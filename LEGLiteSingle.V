==> flow/design.v <==
module Control(
     output logic reg2loc,
     output logic uncondbranch,
     output logic branch,
     output logic memread,
     output logic memtoreg,
     output logic [2:0] alu_select,
     output logic memwrite,
     output logic alusrc,
     output logic regwrite,
     input logic [3:0] opcode
     );
always_comb
	case(opcode)
	0:			 
		begin
		reg2loc = 0;    
		branch = 0;     
    uncondbranch = 0;
		memread = 0;    
		memtoreg = 0;   
		alu_select = 0;  
		memwrite = 0;   
		alusrc = 0;     
		regwrite = 1;   
		end
	5:			 
		begin
		reg2loc = 0;    
		branch = 0;     
    uncondbranch = 0;
		memread = 1;    
		memtoreg = 1;   
		alu_select = 0;  
		memwrite = 0;   
		alusrc = 1;     
		regwrite = 1;   
		end
	6:			 
		begin
		reg2loc = 1;    
		branch = 0;     
    uncondbranch = 0;
		memread = 0;    
		memtoreg = 0;   
		alu_select = 0;  
		memwrite = 1;   
		alusrc = 1;     
		regwrite = 0;   
		end
	7:			 
		begin
		reg2loc = 1;    
		branch = 1;     
    uncondbranch = 0;
		memread = 0;    
		memtoreg = 0;   
		alu_select = 2;  
		memwrite = 0;   
		alusrc = 0;     
		regwrite = 0;   
		end
	8:			 
		begin
		reg2loc = 0;    
		branch = 0;     
    uncondbranch = 0;
		memread = 0;    
		memtoreg = 0;   
		alu_select = 0;  
		memwrite = 0;   
		alusrc = 1;     
		regwrite = 1;   
		end
	9:			 
		begin
		reg2loc = 0;    
		branch = 0;     
    uncondbranch = 0;
		memread = 0;    
		memtoreg = 0;   
		alu_select = 4;  
		memwrite = 0;   
		alusrc = 1;     
		regwrite = 1;   
		end
  default:
		begin
		reg2loc = 0;
		uncondbranch = 0;
		branch = 0;
		memread = 0;
		memtoreg = 0;
		alu_select = 0;
		memwrite = 0;
		alusrc = 0;
		regwrite = 0;
		end
	endcase
endmodule
module PCLogic(
     output logic [15:0] pc,   
     input logic clock,  
     input logic [15:0] signext,	 
     input logic uncondbranch,
     input logic branch,
     input logic alu_zero,
     input logic reset
     );
always_ff @(posedge clock)
	begin
	if (reset==1) pc <= 0;
  else if (branch == 1 && alu_zero == 1) pc <= pc + (signext << 1);
  else if(uncondbranch == 1) pc <= pc + (signext << 1);
	else pc <= pc+2;  
	end
endmodule
module LEGLiteSingle(
	iaddr,		 
	daddr,		 
	dwrite,		 
	dread,		 
	dwdata,		 
	alu_out,	 
	clock,
	idata,		 
	ddata,		 
	reset
	);
output [15:0] iaddr;
output [15:0] daddr;
output dwrite;
output dread;
output [15:0] dwdata;
output [15:0] alu_out;
input clock;
input [15:0] idata;  
input [15:0] ddata;
input reset;
wire reg2loc;
wire memread;
wire memtoreg;
wire[2:0] alu_select;
wire memwrite;
wire alusrc;
wire[15:0] pcout;  
wire[15:0] signext;
wire[15:0] alumuxout;
wire[15:0] iaddr;   
wire[15:0] readreg2;
wire[15:0] rdata1;
wire[15:0] rdata2;
wire[15:0] wdata;
wire[2:0] waddr;
assign alu_out = daddr;
assign iaddr = pcout;
assign dwdata = rdata2;
assign iaddr = pcout;
assign dwrite = memwrite;
assign dread = memread;
assign signext = {{10{idata[11]}}, idata[11:6]};
Control control(
	reg2loc,
	uncondbranch,
	branch,
	memread,
	memtoreg,
	alu_select,
	memwrite,
	alusrc,
	regwrite,
	{idata[15:12]}
	);
MUX2 regfilemux(
	readreg2,
	{{13'b0},idata [11:9]},
	{{13'b0},idata [2:0]},
	reg2loc
	);
RegFile regfile(
	rdata1,
	rdata2,
	clock,
	wdata,
	{idata[2:0]},
	{idata[5:3]},
	readreg2[2:0],
	regwrite
	);
MUX2 alumux(
	alumuxout,
	rdata2,
	signext,
	alusrc
	);
MUX2 datamux(
	wdata,
	daddr,
	ddata,
	memtoreg
	);
ALU alu(
	daddr,
	zero_result,
	rdata1,
	alumuxout,
	alu_select
	);
PCLogic PC(
	iaddr,
	clock,
	signext,
	uncondbranch,
	branch,
	zero_result,
	reset
	);
endmodule
module DMemory_IO(
     output logic [15:0] rdata,   
     output logic [6:0] io_display,  
     input logic clock,   
     input logic [15:0] addr,    
     input logic [15:0] wdata,   
     input logic write,   
     input logic read,    
     input logic io_sw0,  
     input logic io_sw1   
     );
reg [15:0] memcell[0:127];  
always_comb
	begin
	if (read == 0) rdata = 0;
	else  
		begin
		if (addr >= 0 && addr < 256)
               rdata = memcell[addr[7:1]];
		else if (addr == 16'hfff0)
               rdata = {14'd0,io_sw1,io_sw0};
		else rdata = 0;  
		end
	end
always_ff @(posedge clock)
	if (write == 1 && addr == 16'hfffa)
         io_display <= wdata[6:0];
always_ff @(posedge clock)
     if (write == 1 && addr>= 0 && addr < 256)
          memcell[addr[7:1]] <= wdata;
endmodule
module RegFile(
     output logic [15:0] rdata1,   
     output logic [15:0] rdata2,   
     input logic clock,
     input logic [15:0] wdata,    
     input logic [2:0] waddr,    
     input logic [2:0] raddr1,   
     input logic [2:0] raddr2,   
     input logic write     
     );
reg [15:0] regcell[0:7];
always_ff @(posedge clock)
     if (write==1) regcell[waddr]<=wdata;
always_comb
     begin
     if (raddr1 == 7) 	rdata1 = 0;
     else rdata1 = regcell[raddr1];
     end
always_comb
     begin
     if (raddr2 == 7) 	rdata2 = 0;
     else rdata2 = regcell[raddr2];
     end
endmodule
module ALU(
     output logic [15:0] result,  
     output logic zero_result,  
     input logic [15:0] indata0,      
     input logic [15:0] indata1,      
     input logic [2:0] select        
     );
always_comb
	case(select)
	0: result = indata0 + indata1;
	1: result = indata0 - indata1;
	2: result = indata0;
	3: result = indata0 | indata1;
	4: result = indata0 & indata1;
	default: result = 0;
	endcase
always_comb  
	if (result == 0) 	zero_result = 1;
	else 			  	zero_result = 0;
endmodule
module MUX2(
     output logic [15:0] result,
     input logic [15:0] indata0,
     input logic [15:0] indata1,
     input logic select
     );
always_comb
	case(select)
	0: result = indata0;
	1: result = indata1;
	endcase
endmodule
module MUX4(
     output logic [15:0] result,
     input logic [15:0] indata0,
     input logic [15:0] indata1,
     input logic [15:0] indata2,
     input logic [15:0] indata3,
     input logic [1:0] select
     );
always_comb
	case(select)
	0: result = indata0;
	1: result = indata1;
	2: result = indata2;
	3: result = indata3;
	endcase
endmodule
# --- Tool chain data of LEGLiteSingle ---
# Tool output for the design above, in the order of the flow.
# Line numbers count from 1 in the design file above.
# Operators carry their Yosys type and port widths (W data, S select, Z words).
# Cell names lack the library's common part.
setup:
  top_module: "LEGLiteSingle"
  clock: "clock"
  library: "sky130hd"
  lib_corner: "tt_025C_1v80"

# --- After elaboration ---
# Counts by Yosys on the flattened word-level netlist (proc, flatten, opt, wreduce; memories kept). Register bits leave out memories and registers merged into their read ports (data or address); mux counts leave out enables and synchronous resets folded into registers. Print and check cells are left out. Cells with the same type and inputs are merged into one.
# Yosys's memory passes give these memory sizes; they may raise the number of words (mostly to a power of two), join words into wider ones and drop unused or constant bits.
word_totals:
  n_memories: 1
  ram_bits: 128
  reg_bits: 16
  in_bits: 34
  elab_cells: 47
memory_table:
  columns: ["name", "size", "width", "read_ports", "wr", "line", "source"]
  rows:
  - ["regfile.regcell", 8, 16, 2, 1, 260, "reg [15:0] regcell[0:7];"]
classes:
  addsub: 4
  reduce_and_logical: 7
  equal: 11
  n_mux: 18
  n_logic: 5
op_table:
  columns: ["cell", "n"]
  rows:
  - ["$pmux W16 S5", 1]
  - ["$pmux W16 S2", 2]
  - ["$mux W16", 4]
  - ["$add A16 B16 Y16", 2]
  - ["$sub A16 B16 Y16", 1]
  - ["$and A16 B16 Y16", 1]
  - ["$or A16 B16 Y16", 1]
  - ["$add A16 B2 Y16 const B", 1]
  - ["$logic_not A16 Y1", 1]
  - ["$eq A4 B3 Y1 const B", 3]
  - ["$pmux W3 S2", 2]
  - ["$eq A3 B3 Y1 const B", 3]
  - ["$eq A4 B4 Y1 const B", 2]
  - ["$reduce_or A4 Y1", 2]
  - ["$mux W1", 8]
  - ["$eq A3 B2 Y1 const B", 2]
  - ["$logic_not A4 Y1", 1]
  - ["$not A1 Y1", 3]
  - ["$eq A3 B1 Y1 const B", 1]
  - ["$logic_not A3 Y1", 1]
  - ["$mux W3", 1]
  - ["$reduce_or A2 Y1", 1]
  - ["$logic_and A1 B1 Y1", 1]

# --- Longest topological paths ---
# Longest topological path by Yosys (ltp), each cell counted once; first at word level (registers and memories cut), then after technology mapping (sequential cells cut; the memories' decode and read muxes count).
depth:
  depth_word: 14
  ABC_AREA: 0
  ltp_mapped: 38
  depth_no_buf: 35

# --- Synthesis result ---
# The flow's flattened synthesis, as Yosys stat reports it; memories are mapped. The netlist is that of the ABC_AREA named above (0 if unset); the other value can give another one.
by_type:
  columns: ["cell", "n"]
  rows:
  - ["edfxtp_1", 121]
  - ["mux4_2", 26]
  - ["mux2i_1", 58]
  - ["ha_1", 31]
  - ["dfxtp_1", 15]
  - ["nand2_1", 78]
  - ["nor2_1", 70]
  - ["a21oi_1", 38]
  - ["o21ai_0", 36]
  - ["mux2_2", 14]
  - ["buf_4", 20]
  - ["xnor2_1", 16]
  - ["nor3_1", 23]
  - ["xor2_1", 13]
  - ["clkbuf_1", 29]
  - ["inv_1", 27]
  - ["a211oi_1", 12]
  - ["a21o_1", 11]
# Not listed: further types 61, cells in them 201.
mapped:
  n_buf: 60
  sequential_area_um2: 3933.8
  ff_cells: 136
  cell_count: 839
  synth_area_um2: 9067.4
# By module: a second synthesis without flattening, with its own total; a netlist apart from the flattened one above.
hier_totals:
  hier_cells: 880
  hier_area_um2: 9851.9
# Each row is one instance without its submodules.
by_module:
  columns: ["mod", "mod_area_um2", "n_inst", "n_cells"]
  rows:
  - ["RegFile", 5788.1, 1, 357]
  - ["ALU", 1612.8, 1, 244]
  - ["PCLogic", 1442.6, 1, 189]
  - ["MUX2", 249.0, 3, 18]
  - ["Control", 137.6, 1, 19]
  - ["LEGLiteSingle", 123.9, 1, 17]

# --- Timing after synthesis ---
# Source: OpenSTA report_checks on the synthesized netlist (no wires, ideal clock, input and output delay 20% of the period each), path of least setup slack; recovery checks are left aside. Register names are those of the netlist, which keeps one name where synthesis merged equal registers.
synth_path:
  kind: "input port to output port"
  from: "in idata[14]"
  to: "out daddr[15]"
  stages: 21
  required_ns: 14.000
  n_path_buf: 2
  path_delay_ns: 4.947
  t_arrival_ns: 8.447
  setup_slack_ns: 5.553
  in_delay_ns: 3.500
  period_ns: 17.5
  synth_period_reached_ns: 11.947
# "path_delay_ns" = arrival - input delay + setup time.
# A path that ends at an output port has no setup time.
# "stages" counts driving pins, that of a launching flip-flop among them; a cell with two outputs on the path counts twice.
# "synth_period_reached_ns" is the clock period less the worst setup slack; recovery checks do not enter. This is arithmetic on one report: input and output delays are still those of the set period (20% each).
# The rows between start and end are the longest chain of elaborated cells between them; the timing report does not say that the signal goes this way. Where chains are equally long, one stands for them.
# Each line given opens the expression or statement behind the cell; cells for indexed reads and writes are added by Yosys, which also makes memories of some case tables.
# The chain passes a memory read, where the word-level depth is cut; so it can be longer than that depth.
synth_via:
  path_cell_list: "buf_2 > and3b_1 > mux2_2 > a2111oi_1 > a22oi_1 > nand2_1 > inv_1 > ha_1 > nand4_1 > xor2_1 > a22oi_1 > ha_1 > or3_1 > nor3_1 > o31ai_1 > a21o_1 > a211o_1 > a21bo_2 > a2111oi_4 > a211o_1 > buf_4"
  elab_chain_cells: 10
synth_lines:
  columns: ["item", "line", "source"]
  rows:
  - ["start: declaration", 137, "input [15:0] idata;"]
  - ["$eq A4 B3 Y1", 14, "case(opcode)"]
  - ["$reduce_or A2 Y1", null, null]
  - ["$mux W1", 14, null]
  - ["$not A1 Y1", 301, "case(select)"]
  - ["$pmux W3 S2", 301, null]
  - ["$mem_v2 Z8 W16", 260, "reg [15:0] regcell[0:7];"]
  - ["$mux W16", 270, "if (raddr2 == 7) rdata2 = 0;"]
  - ["$pmux W16 S2", 301, null]
  - ["$sub A16 B16 Y16", 284, "1: result = indata0 - indata1;"]
  - ["$pmux W16 S5", 282, "case(select)"]
  - ["end: declaration", 131, "output [15:0] daddr;"]

# --- Timing after layout ---
# From the final timing report of flow run A: the path of least setup slack in the routed layout; clock arrival at registers is part of the times.
layout_path:
  kind: "input port to flip-flop"
  from: "in idata[13]"
  to: "reg PC.pc[15]"
  t_arrival_ns: 8.72
  n_path_buf: 6
  required_ns: 6.55
  setup_slack_ns: -2.18
  in_delay_ns: 1.25
  stages: 35
  period_ns: 6.24
  setup_ns: 0.12
# The rows between start and end are the longest chain of elaborated cells between them; the timing report does not say that the signal goes this way. Where chains are equally long, one stands for them.
# The chain passes a memory read, where the word-level depth is cut; so it can be longer than that depth.
# A register here has more assigning lines than the two given.
layout_via:
  path_cell_list: "clkdlybuf4s15_2 > and4b_4 > a21o_4 > buf_12 > mux4_2 > a222oi_1 > nor3b_4 > buf_4 > buf_4 > nand3_1 > xnor2_1 > ha_1 > or3_1 > o32a_1 > xnor2_1 > a211oi_2 > or3_4 > a2111oi_4 > nand4_1 > a2111oi_4 > buf_4 > nand2b_1 > ha_2 > inv_1 > fa_2 > nor2b_2 > o21ai_2 > a21boi_2 > o211ai_1 > a21oi_2 > nor3_2 > o41ai_2 > buf_4 > and4b_1 > or4_1"
  elab_chain_cells: 14
layout_lines:
  columns: ["item", "line", "source"]
  rows:
  - ["start: declaration", 137, "input [15:0] idata;"]
  - ["$eq A4 B3 Y1", 14, "case(opcode)"]
  - ["$reduce_or A2 Y1", null, null]
  - ["$mux W1", 14, null]
  - ["$not A1 Y1", 301, "case(select)"]
  - ["$pmux W3 S2", 301, null]
  - ["$mem_v2 Z8 W16", 260, "reg [15:0] regcell[0:7];"]
  - ["$mux W16", 270, "if (raddr2 == 7) rdata2 = 0;"]
  - ["$pmux W16 S2", 301, null]
  - ["$sub A16 B16 Y16", 284, "1: result = indata0 - indata1;"]
  - ["$pmux W16 S5", 282, "case(select)"]
  - ["$logic_not A16 Y1", 291, "if (result == 0) zero_result = 1;"]
  - ["$mux W1", 291, null]
  - ["$logic_and A1 B1 Y1", 113, "else if (branch == 1 && alu_zero == 1) pc <= pc + (signext << 1);"]
  - ["$mux W16", 113, null]
  - ["end: assignment", 113, null]
  - ["end: assignment", 114, "else if(uncondbranch == 1) pc <= pc + (signext << 1);"]
  - ["end: declaration", 102, "output logic [15:0] pc,"]

# LEGLiteSingle through Yosys and OpenROAD on sky130hd: 2 stored runs, unordered, with their settings and measured results. The constraints put input and output delay at 20% of the set period each and load the outputs with 0.01 pF.
# By "period_reached_ns" is meant the clock period of the run minus its worst setup slack. This is arithmetic on one report: input and output delays are still those of the set period (20% each).
# "timing.worst_path_ns" means the part of the period allowed to the worst setup path (the constraints hold back 20% at inputs and 20% at outputs) less its slack; where the path has registers, the arrival times of their clocks count too.
# "power.total_mw" is the tool's figure for a default switching activity; nothing was simulated.
runs:
  - name: "flow run A"
    settings:
      period_ns: 6.24
      CORE_UTILIZATION: 22
      SETUP_SLACK_MARGIN: -0.58
      PLACE_DENSITY_LB_ADDON: 0.08
      CORE_MARGIN: 3
      CELL_PAD_IN_SITES_DETAIL_PLACEMENT: 2
      TNS_END_PERCENT: 10
      CTS_CLUSTER_DIAMETER: 227
      SLEW_MARGIN: 25
      CAP_MARGIN: 20
    results:
      timing.worst_path_ns: 7.17
      worst_setup_path_type: "input port to flip-flop"
      power.total_mw: 3.784
      fin_ws_ns: -2.176
      yosys_chip_area_um2: 9067.4
      die_um2: 43687.3
      post_route_util_pct: 33.7
      final_hold_ws_ns: 0.748
      period_reached_ns: 8.416
      finish.stdcell_area_um2: 13551.7
      setup_tns_ns: -41.013
  - name: "flow run B"
    settings:
      period_ns: 16.0
      CORE_UTILIZATION: 18
      SETUP_SLACK_MARGIN: -1.32
      HOLD_SLACK_MARGIN: 0.01
      CELL_PAD_IN_SITES_GLOBAL_PLACEMENT: 1
      TNS_END_PERCENT: 55
      CTS_CLUSTER_SIZE: 57
      SLEW_MARGIN: 40
      MAX_ROUTING_LAYER: "met4"
      CAP_MARGIN: 20
      CORE_MARGIN: 2
    results:
      timing.worst_path_ns: 7.10
      worst_setup_path_type: "input port to output port"
      power.total_mw: 1.284
      fin_ws_ns: 2.496
      yosys_chip_area_um2: 9067.4
      die_um2: 52187.1
      post_route_util_pct: 22.7
      final_hold_ws_ns: 0.653
      period_reached_ns: 13.504
      finish.stdcell_area_um2: 11343.4
      setup_tns_ns: 0.000
